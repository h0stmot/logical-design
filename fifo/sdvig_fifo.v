==> flow/design.v <==
module fifo_sh #(
    parameter DEPTH = 16,          
    parameter DATA_WIDTH = 8       
)(
    input wire clk,
    input wire reset,
    input wire write,
    input wire [DATA_WIDTH-1:0] datain,
    input wire read,
    output wire [DATA_WIDTH-1:0] dataout,
    output wire val,
    output wire full
);
    reg [DATA_WIDTH-1:0] buffer [0:DEPTH-1]; 
    reg [$clog2(DEPTH):0] cnt;             
    reg empty;
    assign val = ~empty;
    assign full = (cnt == DEPTH);
    wire write_permitted = (!full | read) & write;
    wire read_permitted = val & read; 
    wire wr_n_rd_simult = write & read & !empty;
    assign dataout = buffer[0];
    always @(posedge clk) begin
        if (reset) begin
            cnt <= 0;
            empty <= 1;
        end
        else if (read_permitted & ~write_permitted) begin
            empty <= (cnt == 1) ? 1'b1 : 1'b0;
            cnt <= cnt - 1;
        end
        else if (write_permitted & ~read_permitted) begin
            cnt <= cnt + 1;
            empty <= 0;
        end
    end
    genvar i;
    generate 
        for (i = 0; i < DEPTH; i = i + 1) begin: loop0
            always @(posedge clk) begin
                if (wr_n_rd_simult) begin
                    buffer[i] <= (i + 1 == cnt) ? datain : 
                                (i + 1 < cnt) ? buffer[i+1] : buffer[i];
                end
                else if (write_permitted & (i == cnt)) begin
                    buffer[i] <= datain;
                end
                else if (read_permitted & (i < cnt)) begin
                    buffer[i] <= buffer[i+1];
                end
            end
        end
    endgenerate
endmodule
# Step by step through the tools: fifo_sh
# Tool output for the design above, in the order of the flow.
# Lines are those of the file above, counted from 1.
# Library cell names are shortened.
# A cell with n/a has no value.
[inputs] top="fifo_sh" clock="clk" library="sky130hd" lib_corner="tt_025C_1v80"

# Word-level counts
# Source: Yosys, flattened and elaborated. Widths are those after wreduce. Registers that Yosys merges into a memory's read port (data or address) are not register bits. Print and check cells do not count.
[word_totals] wordCells=232 output_inout_bits=10 ff_bits=134
[classes] reduce_and_logical=36 bitwise=42 equal=34 addsub=2 compare=17 mux=83
[ops] operator="8-bit 2-to-1 mux" count=78
[ops] operator="3-bit by 1-bit != test with 1-bit output with constant B" count=16
[ops] operator="3-bit nonzero test" count=16
[ops] operator="4-bit by 5-bit < comparator with 1-bit output with constant A" count=8
[ops] operator="4-bit by 5-bit == test with 1-bit output with constant A" count=8
[ops] operator="1-bit AND" count=38
[ops] operator="2-bit AND reduction" count=16
[ops] operator="3-bit by 5-bit < comparator with 1-bit output with constant A" count=4
[ops] operator="3-bit by 5-bit == test with 1-bit output with constant A" count=4
[ops] operator="1-bit by 5-bit < comparator with 1-bit output with constant A" count=2
[ops] operator="2-bit by 5-bit < comparator with 1-bit output with constant A" count=2
[ops] operator="2-bit by 5-bit == test with 1-bit output with constant A" count=2
[ops] operator="5-bit 2-to-1 mux" count=2
[ops] operator="1-bit by 5-bit == test with 1-bit output with constant A" count=1
[ops] operator="5-bit by 1-bit adder with 5-bit output with constant B" count=1
[ops] operator="5-bit by 1-bit subtractor with 5-bit output with constant B" count=1
[ops] operator="5-bit by 1-bit == test with 1-bit output with constant B" count=1
[ops] operator="5-bit < comparator with constant A" count=1
[ops] operator="5-bit == test with constant A" count=1
[ops] operator="5-bit == test with constant B" count=1
[ops] operator="5-bit logical NOT" count=1
[ops] operator="1-bit NOT" count=3
[ops] operator="1-bit 2-to-1 mux" count=3
[ops] operator="1-bit logical NOT" count=2
[ops] operator="2-bit nonzero test" count=1
[ops] operator="1-bit OR" count=1

# Longest topological paths
# Longest topological path by Yosys (ltp), each cell counted once; first at word level (registers and memories cut), then after technology mapping (sequential cells cut; the memories' decode and read muxes count).
[logic_depth] depth_word=7 ABC_AREA=0 depth_mapped=11 depth_no_buf=9

# Mapped cells and area
# The flow's flattened synthesis, as Yosys stat reports it; memories are mapped. The netlist is that of the ABC_AREA named above (0 if unset); the other value can give another one.
[types] cell="edfxtp_1" count=128
[types] cell="mux2_2" count=111
[types] cell="dfxtp_1" count=6
[types] cell="mux2_4" count=8
[types] cell="a21oi_1" count=20
[types] cell="ha_1" count=6
[types] cell="nand2_1" count=17
[types] cell="a32oi_4" count=2
[types] cell="o21ai_0" count=10
[types] cell="clkbuf_1" count=13
[types] cell="buf_6" count=4
[types] cell="nor2_1" count=12
[types] cell="a31oi_4" count=2
[types] cell="buf_2" count=7
[types] cell="nand3_1" count=7
[types] cell="buf_4" count=4
[types] cell="a21oi_2" count=3
[types] cell="nand4b_1" count=3
# Not listed: further types 52, cells in them 75.
[synth_totals] buffers=29 ff_cells=134 stdcells=438 yosys_area_um2=6633.9

# Worst setup path after synthesis
# OpenSTA on the mapped netlist: ideal clock, no wires. The path of least setup slack (recovery checks aside). Input and output delay are each 20% of the period. Register names are those of the netlist, which keeps one name where synthesis merged equal registers.
[synth_path] kind="input port to flip-flop" from="input read" to="register buffer[12][0]" delay_ps=1781 arrival_time_ps=2079 t_first_pin_ps=686 setup_slack_ps=964 driving_pins=6 input_delay_ps=686 clock_period_ps=3430 setup_time_ps=388 synth_period_reached_ps=2466
# "delay_ps" = arrival - input delay + setup time.
# "driving_pins" counts driving pins, that of a launching flip-flop among them; a cell with two outputs on the path counts twice.
# "synth_period_reached_ps" = period - worst setup slack (recovery checks aside). The figure is calculated, with input and output delays left at 20% of the set period.
# The rows between start and end are the longest chain of elaborated cells between them; the timing report does not say that the signal goes this way. Where chains are equally long, one stands for them.
# A line is the first line of the expression or statement that the cell stems from. Yosys adds cells for indexed reads and writes and turns some case tables into memories.
# At most two assigning lines are given for a register; there are more.
# The path ends at the enable pin of a flip-flop; only ways to that pin are counted.
[synth_via] cell_sequence="nand2b_1 > buf_6 > buf_6 > buf_2 > nand2_1 > o32ai_1" elab_chain_len=5 cells_between=10 cone_lines=5 cone_classes="1 x eq/ne; 7 x logic; 2 x reduce/logical"
[synth_rtl] element="start, declared" line=9 rtl="input wire read,"
[synth_rtl] element="1-bit OR" line=19 rtl="wire write_permitted = (!full | read) & write;"
[synth_rtl] element="1-bit AND" line=19
[synth_rtl] element="1-bit AND" line=45 rtl="else if (write_permitted & (i == cnt)) begin"
[synth_rtl] element="3-bit nonzero test"
[synth_rtl] element="2-bit AND reduction"
[synth_rtl] element="end, assigned" line=42 rtl="buffer[i] <= (i + 1 == cnt) ? datain :"
[synth_rtl] element="end, assigned" line=46 rtl="buffer[i] <= datain;"
[synth_rtl] element="end, declared" line=14 rtl="reg [DATA_WIDTH-1:0] buffer [0:DEPTH-1];"

# Timing after layout
# Path of least setup slack in the final report of run 1 (OpenROAD, finished layout, wires in). Where an end is a register, its clock arrival counts in the times.
# The path's times are printed in steps of 10 ps; the period is the one set.
[layout_path] kind="flip-flop to output port" from="register cnt[4]" to="output full" clock_period_ps=3540 arrival_time_ps=2520 t_first_pin_ps=420 setup_slack_ps=320 driving_pins=6
# The rows between start and end are the longest chain of elaborated cells between them; the timing report does not say that the signal goes this way. Where chains are equally long, one stands for them.
# At most two assigning lines are given for a register; there are more.
[layout_via] cell_sequence="dfxtp_1 > buf_4 > clkbuf_1 > nand3_1 > inv_1 > clkdlybuf4s50_1" elab_chain_len=1 cells_between=1 cone_lines=1 cone_classes="1 x eq/ne"
[layout_rtl] element="start, declared" line=15 rtl="reg [$clog2(DEPTH):0] cnt;"
[layout_rtl] element="start, assigned" line=30 rtl="cnt <= cnt - 1;"
[layout_rtl] element="start, assigned" line=33 rtl="cnt <= cnt + 1;"
[layout_rtl] element="5-bit == test" line=18 rtl="assign full = (cnt == DEPTH);"
[layout_rtl] element="end, declared" line=12 rtl="output wire full"

Design fifo_sh on sky130hd. What follows are 2 stored runs of the flow, each under its own settings; their order means nothing. The constraints put input and output delay at 20% of the set period each and load the outputs with 0.01 pF.
"period_less_ws_ps": clock period set for the run, less the worst setup slack. It is reckoned from that one timing run; input and output delays stay at 20% of the period that was set.
"worst_path_time_ps": the worst setup path's part of the clock period (all of it between registers, 20% less for each end at a port) less its slack. A launch clock that arrives late makes it longer, a capture clock that arrives late makes it shorter.
"worst_path_time_ps" is given in steps of 10 ps.

[flow] run 1: files
==> flow/run.sh <==
#!/bin/bash
# the make line also repeats the synthesis and layout settings of config.mk as NAME=value (left out here)
make -C /OpenROAD-flow-scripts/flow DESIGN_CONFIG=/design/flow/config.mk WORK_HOME=/design/flow/orfs CLKGATE_MAP_FILE= finish
==> flow/config.mk <==
export PLATFORM = sky130hd
export DESIGN_NAME = fifo_sh
export DESIGN_NICKNAME = fifo_sh
export VERILOG_FILES = /design/flow/design.v
export SDC_FILE = /design/flow/constraint.sdc
export NUM_CORES = 4
export LEC_CHECK = 0
export ABC_AREA = 0
export CAP_MARGIN = 15
export CELL_PAD_IN_SITES_DETAIL_PLACEMENT = 1
export CORE_MARGIN = 2
export CORE_UTILIZATION = 17
export CTS_CLUSTER_DIAMETER = 378
export GPL_TIMING_DRIVEN = 0
export HOLD_SLACK_MARGIN = 0.15
export MAX_ROUTING_LAYER = met4
export PLACE_DENSITY_LB_ADDON = 0.06
export SETUP_SLACK_MARGIN = -0.06
export SLEW_MARGIN = 20
==> flow/constraint.sdc <==
create_clock -name core_clock -period 3.54 [get_ports {clk}]
set_input_delay 0.7080 -clock core_clock [delete_from_list [all_inputs] [get_ports {clk}]]
set_output_delay 0.7080 -clock core_clock [all_outputs]
set_load 0.01 [all_outputs]

[flow] run 1: metrics
[metrics] synthArea_um2 = 6633.9
[metrics] design_die_area_um2 = 40618.4
[metrics] util_pct = 21.0
[metrics] final_setup_ws_ps = 316
[metrics] tns_ps = 0
[metrics] ws_hold_ps = 510
[metrics] period_less_ws_ps = 3224
[metrics] worst_path_time_ps = 2520
[metrics] critical_path_type = flip-flop to output port

[flow] run 2: files
==> flow/run.sh <==
#!/bin/bash
# the make line also repeats the synthesis and layout settings of config.mk as NAME=value (left out here)
make -C /OpenROAD-flow-scripts/flow DESIGN_CONFIG=/design/flow/config.mk WORK_HOME=/design/flow/orfs CLKGATE_MAP_FILE= finish
==> flow/config.mk <==
export PLATFORM = sky130hd
export DESIGN_NAME = fifo_sh
export DESIGN_NICKNAME = fifo_sh
export VERILOG_FILES = /design/flow/design.v
export SDC_FILE = /design/flow/constraint.sdc
export NUM_CORES = 4
export LEC_CHECK = 0
export ABC_AREA = 0
export CAP_MARGIN = 0
export CELL_PAD_IN_SITES_GLOBAL_PLACEMENT = 2
export CORE_ASPECT_RATIO = 1.38
export CORE_MARGIN = 2
export CORE_UTILIZATION = 46
export CTS_CLUSTER_DIAMETER = 299
export CTS_CLUSTER_SIZE = 19
export HOLD_SLACK_MARGIN = 0.07
export PLACE_DENSITY = 0.61
export SLEW_MARGIN = 20
==> flow/constraint.sdc <==
create_clock -name core_clock -period 2.26 [get_ports {clk}]
set_input_delay 0.4520 -clock core_clock [delete_from_list [all_inputs] [get_ports {clk}]]
set_output_delay 0.4520 -clock core_clock [all_outputs]
set_load 0.01 [all_outputs]

[flow] run 2: metrics
[metrics] synthArea_um2 = 6633.9
[metrics] design_die_area_um2 = 15410.1
[metrics] util_pct = 58.9
[metrics] final_setup_ws_ps = 145
[metrics] tns_ps = 0
[metrics] ws_hold_ps = 533
[metrics] period_less_ws_ps = 2115
[metrics] worst_path_time_ps = 1660
[metrics] critical_path_type = input port to flip-flop
