==> flow/design.v <==
module ring_fifo #(
    parameter DEPTH = 16,              
    parameter DATA_WIDTH = 8           
) (
    input wire clk,
    input wire reset,
    input wire write,
    input wire [DATA_WIDTH-1:0] datain,
    input wire read,
    output wire [DATA_WIDTH-1:0] dataout,
    output wire val,
    output wire full
);
     localparam size = $clog2(DEPTH); 
    reg [size - 1:0] wr_ptr;                                                 
    reg [size - 1:0] rd_ptr;
    reg [DATA_WIDTH-1:0] buffer [0:DEPTH-1];
    reg lst_op = 0;                                                          
    wire empty = (wr_ptr == rd_ptr) & !lst_op;                               
    assign full = (wr_ptr == rd_ptr) & lst_op;                               
    assign dataout = buffer[rd_ptr]; 
    assign val = ~empty;
    always @(posedge clk) begin                                              
        if (reset) begin
            wr_ptr <= 0;
            rd_ptr <= 0;
        end else begin
            if (write && !full) begin
                wr_ptr <= (wr_ptr == DEPTH-1) ? 0 : wr_ptr + 1;              
                lst_op <= 1'b1; 
            end
            else if (read && !empty) begin
                rd_ptr <= (rd_ptr == DEPTH-1) ? 0 : rd_ptr + 1;              
                lst_op <= 1'b0;
            end
            else if (read && !empty && write) begin                          
                rd_ptr <= (rd_ptr == DEPTH-1) ? 0 : rd_ptr + 1;
                wr_ptr <= (wr_ptr == DEPTH-1) ? 0 : wr_ptr + 1;
            end
        end
    end
    always @(posedge clk) begin                                              
        buffer[wr_ptr] <= write & (!full | read)  ? datain  :  buffer[wr_ptr];
    end
endmodule
Step by step through the tools: ring_fifo
What the tools print for ring_fifo, step after step.
Lines are those of the file above, counted from 1.
Cell names lack the library's common part.
A cell with -- has no value.

design
  design top = ring_fifo
  clock port = clk
  cell library = sky130hd
  timing corner = tt_025C_1v80

Word-level counts
Counts by Yosys on the flattened word-level netlist (proc, flatten, opt, wreduce; memories kept). Print and check cells are left out. Cells with the same type and inputs are merged into one.
Memory sizes are those after Yosys's memory passes, which may raise the word count (mostly to a power of two), join words into wider ones and drop unused or constant bits.

operators by class
  muxes and demuxes = 11
  reduce/logical cells = 12
  add/subtract/negate cells = 2
  bitwise gates (word level) = 7
  equality and inequality tests = 5

operator list
  operator                                       count
  two-way mux 4 bit                              9
  adder 4 x 1 -> 4 bit (second input constant)   2
  equality test 4 bit (second input constant)    2
  two-way mux 8 bit                              1
  AND reduction 2 bit                            3
  nonzero test 2 bit                             3
  equality test 4 bit                            1
  AND 1 bit                                      3
  logical AND 1 bit                              3
  inverter 1 bit                                 3
  zero test 1 bit                                3
  inequality test 2 bit (second input constant)  1
  inequality test 1 bit (second input constant)  1
  bitwise OR 1 bit                               1
  two-way mux 1 bit                              1

storage and ports
  input port bits = 12
  elaborated cells = 41
  memory bits (writable) = 128
  word width x clocked read ports = 8
  register bits after elaboration = 9
  memories kept = 1
  output and inout port bits = 10

memories
  name    depth  bits a word  rd ports  wr ports  line  text
  buffer  16     8            1         1         17    reg [DATA_WIDTH-1:0] buffer [0:DEPTH-1];

Longest topological paths
Longest topological path by Yosys (ltp), each cell counted once; first at word level (registers and memories cut), then after technology mapping (sequential cells cut; the memories' decode and read muxes count).

logic depth
  word-level depth = 9
  ABC_AREA = 0
  mapped depth = 6
  depth with buffers taken out = 5

Netlist
Source: synth_stat.txt of the flow (Yosys; design flattened, memories mapped). It holds for the ABC_AREA given above (unset counts as 0); a run with the other value may have another netlist.

cells by type
  cell      count  total area (um2)
  edfxtp_1  129    3.87E+03
  mux4_1    24     630.605
  mux4_2    16     360.346
  dfxtp_1   12     240.23
  ha_1      5      62.56
  mux2i_1   6      60.058
  nand2_1   14     52.55
  nor3_1    9      45.043
  xnor2_1   4      35.034
  mux2_1    3      33.782
  buf_8     2      30.029
  nor2_1    8      30.029
  inv_1     7      26.275
  nor4_1    4      25.024
  mux2i_4   1      22.522
  a21oi_1   4      20.019
  a32o_1    2      20.019
  buf_12    1      20.019

Not listed: further types 23, cells in them 34.

mapped netlist
  mapped area = 5808.1 um2
  flip-flop cells = 141
  buffers = 15
  standard cells after synthesis = 285

Timing after synthesis
OpenSTA on the mapped netlist: ideal clock, no wires. The path of least setup slack (recovery checks aside). Input and output delay are each 20% of the period. Register names are those of the netlist, which keeps one name where synthesis merged equal registers.

timing post-synthesis
  kind = register to register
  start = register wr_ptr[3]
  end = memory buffer[2][0]
  buffers on the path = 2
  period = 3130 ps
  path delay = 2280 ps
  slack = 851 ps
  stages = 7
  time at the first pin = 0 ps
  arrival time = 1885 ps
  library setup time = 395 ps
  synthesis period reached = 2279 ps

"path delay" is the arrival time less input delay plus setup time.
"stages" counts driving pins, that of a launching flip-flop among them; a cell with two outputs on the path counts twice.
"synthesis period reached" is the clock period less the worst setup slack; recovery checks do not enter. This is arithmetic on one report: input and output delays are still those of the set period (20% each).
The rows between start and end are the longest chain of elaborated cells between them; the timing report does not say that the signal goes this way. Where chains are equally long, one stands for them.
A line is the first line of the expression or statement that the cell stems from. Yosys adds cells for indexed reads and writes and turns some case tables into memories.
A register here has more assigning lines than the two given.
Only ways into the end's enable, where the timed path ends, are counted here.

between the ends, post-synthesis
  cells stage by stage = dfxtp_1 > buf_4 > xnor2_1 > nand4_2 > nor3_2 > buf_2 > nor4_1
  cells in the longest elaborated chain = 6
  elaborated cells between the ends (all ways) = 6
  those cells by class = 2 x eq/ne; 3 x logic; 1 x reduce/logical

RTL lines, path post-synthesis
  element                line  text
  from (decl)            15    reg [size - 1:0] wr_ptr;
  from (assign)          29    wr_ptr <= (wr_ptr == DEPTH-1) ? 0 : wr_ptr + 1;
  from (assign)          38    wr_ptr <= (wr_ptr == DEPTH-1) ? 0 : wr_ptr + 1;
  equality test 4 bit    20    assign full = (wr_ptr == rd_ptr) & lst_op;
  AND 1 bit              20
  zero test 1 bit        43    buffer[wr_ptr] <= write & (!full | read)  ? datain  :  buffer[wr_ptr];
  bitwise OR 1 bit       43
  AND 1 bit              43
  inequality test 1 bit  --
  to (decl)              17    reg [DATA_WIDTH-1:0] buffer [0:DEPTH-1];

Timing after layout
From the final timing report of stored run 1: the path of least setup slack in the routed layout; clock arrival at registers is part of the times.
The path's times are printed in steps of 10 ps; the period is the one set.

timing after layout
  kind = register to output
  start = register (name not given)
  end = output port dataout[6]
  buffers on the path = 5
  arrival time = 2350 ps
  period = 4010 ps
  stages = 8
  time at the first pin = 410 ps
  output delay = 800 ps
  slack = 860 ps

between the ends, after layout
  cells stage by stage = dfxtp_2 > buf_12 > buf_12 > buf_12 > buf_6 > mux4_2 > mux4_2 > buf_6

RTL lines, path after layout
  element    line  text
  to (decl)  10    output wire [DATA_WIDTH-1:0] dataout,

Chain of elaborated cells between the ends: none given.

ring_fifo through Yosys and OpenROAD on sky130hd: 2 stored runs, unordered, with their settings and measured results. The constraints put input and output delay at 20% of the set period each and load the outputs with 0.01 pF.
"critical path time" is the time allowed to the run's worst setup path (the clock period less input and output delay, where it has them) less its slack. Clock arrival times count: a late capture clock shortens it, a late launch clock lengthens it.
"critical path time" is known to 10 ps.
Settings: n/a = not set for that run.

name                                          stored run 1        stored run 2
period_ns                                     4.01                3.6
CORE_UTILIZATION                              20                  52
SETUP_SLACK_MARGIN                            0.84                1.03
PLACE_DENSITY_LB_ADDON                        0.26                n/a
GPL_TIMING_DRIVEN                             0                   0
GPL_ROUTABILITY_DRIVEN                        0                   1
CTS_CLUSTER_DIAMETER                          130                 196
SLEW_MARGIN                                   5                   20
MIN_ROUTING_LAYER                             met1                n/a
MAX_ROUTING_LAYER                             met5                n/a
CAP_MARGIN                                    20                  20
CORE_MARGIN                                   2                   2
HOLD_SLACK_MARGIN                             n/a                 0.11
CORE_ASPECT_RATIO                             n/a                 0.54
post-synthesis cell area (um2)                5808.1              5808.1
area inside the die boundary (um2)            30418.8             12071.0
standard-cell area of the final layout (um2)  7324.5              7038.0
final design utilization                      0.256               0.644
setup slack of the critical path (ps)         857                 566
critical path time (ps)                       2350                2310
kind of the worst setup path                  register to output  register to output
